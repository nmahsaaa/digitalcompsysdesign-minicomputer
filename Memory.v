==> flow/design.v <==
module memory(clk,command);
input clk;
reg [2:0] address ;
output reg [17:0] command ;
always @(posedge clk) begin 
 case(address)
	3'b000 : command = 18'b001111111111111111 ;
        3'b001 : command = 18'b001111111110101111 ;
        3'b010 : command = 18'b011111111110101011 ;
        3'b011 : command = 18'b010000000010101011 ;
        3'b100 : command = 18'b101010101010111011 ;
        3'b101 : command = 18'b101010101010111011 ;
        3'b110 : command = 18'b110000000100000010 ;
        3'b111 : command = 18'b110011010000001010 ;
 endcase
 address = (address + 1) % 8 ;
end
endmodule
# Step by step through the tools: memory
# The steps from the RTL of memory to its reports follow in flow order.
# Lines are those of the file above, counted from 1.
# Operators: Yosys type, input widths -> output width; for muxes data width and select width s.
# Cell names lack the library's common part.
# Not given: --
dict set report setup {
  top_module {memory}
  clock {clk}
  lib {sky130hd}
  corner {tt_025C_1v80}
}

# Word level
# Counts by Yosys on the flattened word-level netlist (proc, flatten, opt, wreduce; memories kept). Register bits leave out memories and registers merged into their read ports (data or address); mux counts leave out enables and synchronous resets folded into registers. Print and check cells are left out. Cells with the same type and inputs are merged into one.
# Yosys's memory passes give these memory sizes; they may raise the number of words (mostly to a power of two), join words into wider ones and drop unused or constant bits.
dict set report word_totals {
  clocked_rd_ports_x_width 17
  latch_bits 0
  elab_cells 4
  n_memories 1
  rom_bits 136
  inputBits 1
  register_bits 21
  out_inout_bits 18
  mem_bits_rw 0
}
dict set report classes {
  n_addsub 1
  n_reduce_logical 0
  multipliers 0
  compare 0
  n_eq 0
  bitwise 0
  muxes 0
  n_shift 0
  n_div 0
}
# memory words width read_ports write_ports line_no
set mem_list {}
lappend mem_list {{(name not given)} 8 17 1 0 6} ;# case(address)
# op n
set ops {}
lappend ops {{$add 3x1->3 const B} 1}

# Logic depth
# Longest topological path by Yosys (ltp), each cell counted once; first at word level (registers and memories cut), then after technology mapping (sequential cells cut; the memories' decode and read muxes count).
dict set report depth {
  depth_word 1
  ABC_AREA 0
  ltp_mapped 4
}

# Netlist
# Source: synth_stat.txt of the flow (Yosys; design flattened, memories mapped). It holds for the ABC_AREA given above (unset counts as 0); a run with the other value may have another netlist.
# Totals and module areas in this step are rounded.
dict set report synth_totals {
  area_um2 497
  ffs 15
  cell_count 41
  sequential_area_um2 300
}
# type n area_total_um2
set types {}
lappend types {dfxtp_1 15 300.288}
lappend types {ha_1 4 50.048}
lappend types {buf_4 6 45.043}
lappend types {a21o_1 2 15.014}
lappend types {nor2b_1 2 12.512}
lappend types {buf_6 1 11.261}
lappend types {nor2_4 1 11.261}
lappend types {a21oi_1 2 10.01}
lappend types {mux2i_1 1 10.01}
lappend types {xor2_1 1 8.758}
lappend types {inv_1 2 7.507}
lappend types {nand2_1 2 7.507}
lappend types {conb_1 1 3.754}
lappend types {nor2_1 1 3.754}

# Path before layout
# Path of least setup slack by OpenSTA after synthesis, without wires, with an ideal clock, recovery checks aside; 20% of the period is set as input and as output delay. Where synthesis merged equal registers, the netlist keeps one of their names.
dict set report synth_timing {
  kind {reg-to-reg}
  startpoint {reg address[1]}
  endpoint {reg command[4]}
  arrival_ns 0.948
  path_buffers 0
  driving_pins 5
  slack_ns -0.042
  required_time_ns 0.906
  setup_time_ns 0.114
  tclk_ns 1.02
  delay_ns 1.062
  synth_period_reached_ns 1.062
}
# "delay_ns" is the arrival time less input delay plus setup time.
# "driving_pins": output pins that drive a net of the path, with the launching flip-flop's if there is one; two outputs of one cell count as two.
# "synth_period_reached_ns" is the clock period less the worst setup slack; recovery checks do not enter. This is arithmetic on one report: input and output delays are still those of the set period (20% each).
# A register here has more assigning lines than the two given.
dict set report synth_between {
  cell_sequence {dfxtp_1 > inv_1 > ha_1 > nor2b_1 > a21o_1}
}
# element line_no
set synth_lines {}
lappend synth_lines {{from (decl)} 3} ;# reg [2:0] address ;
lappend synth_lines {{from (assign)} 16} ;# address = (address + 1) % 8 ;
lappend synth_lines {{to (assign)} 7} ;# 3'b000 : command = 18'b001111111111111111 ;
lappend synth_lines {{to (assign)} 8} ;# 3'b001 : command = 18'b001111111110101111 ;
lappend synth_lines {{to (decl)} 4} ;# output reg [17:0] command ;
# Chain of elaborated cells between the ends: none given.

# Worst path after layout
# From the final timing report of run 1: the path of least setup slack in the routed layout; clock arrival at registers is part of the times.
dict set report layout_timing {
  kind {reg-to-reg}
  startpoint {reg address[1]}
  endpoint {reg command[4]}
  setup_time_ns 0.10
  driving_pins 5
  tclk_ns 0.784
  slack_ns -0.15
  path_buffers 0
  arrival_ns 1.11
  required_time_ns 0.96
}
# A register here has more assigning lines than the two given.
dict set report layout_between {
  cell_sequence {dfxtp_4 > inv_4 > ha_4 > nor2b_4 > a21o_1}
}
# element line_no
set layout_lines {}
lappend layout_lines {{from (decl)} 3} ;# reg [2:0] address ;
lappend layout_lines {{from (assign)} 16} ;# address = (address + 1) % 8 ;
lappend layout_lines {{to (assign)} 7} ;# 3'b000 : command = 18'b001111111111111111 ;
lappend layout_lines {{to (assign)} 8} ;# 3'b001 : command = 18'b001111111110101111 ;
lappend layout_lines {{to (decl)} 4} ;# output reg [17:0] command ;
# Chain of elaborated cells between the ends: none given.

; Stored flow runs of memory (2 of them; Yosys, OpenROAD, sky130hd). They differ in their settings and are not a sequence. Constraints: input delay and output delay 20% of the set period each, output load 0.01 pF.
; "clock_period_reached_ns" = clock period - worst setup slack. The figure is calculated, with input and output delays left at 20% of the set period.
; "worstPathTime_ns": the worst setup path's part of the clock period (all of it between registers, 20% less for each end at a port) less its slack. A launch clock that arrives late makes it longer, a capture clock that arrives late makes it shorter.
; "power_total_mw": no workload was simulated; the value follows from the tool's default switching activity.
; Measured values are rounded.

[run 1: settings]
period_ns = 0.784
CORE_UTILIZATION = 18
PLACE_DENSITY_LB_ADDON = 0.06
CELL_PAD_IN_SITES_DETAIL_PLACEMENT = 2
GPL_ROUTABILITY_DRIVEN = 1
CTS_CLUSTER_DIAMETER = 167
CAP_MARGIN = 5
SLEW_MARGIN = 35
CORE_MARGIN = 2
[run 1: results]
post_synth_area_um2 = 497
worstPathTime_ns = 0.93
worst_setup_path_type = reg-to-reg
ws_hold_ns = 0.465
fin_util_pct = 28.4
clock_period_reached_ns = 0.935
final_cell_area_um2 = 763
tns_ns = -2.29
dieArea_um2 = 3200
power_total_mw = 1.18
final_setup_ws_ns = -0.151

[run 2: settings]
period_ns = 0.81
CORE_UTILIZATION = 55
PLACE_DENSITY_LB_ADDON = 0.19
CELL_PAD_IN_SITES_GLOBAL_PLACEMENT = 2
GPL_ROUTABILITY_DRIVEN = 1
CAP_MARGIN = 40
MIN_ROUTING_LAYER = met2
CORE_MARGIN = 2
SLEW_MARGIN = 20
[run 2: results]
outcome = did not finish, floorplanning stopped with PDN-0185
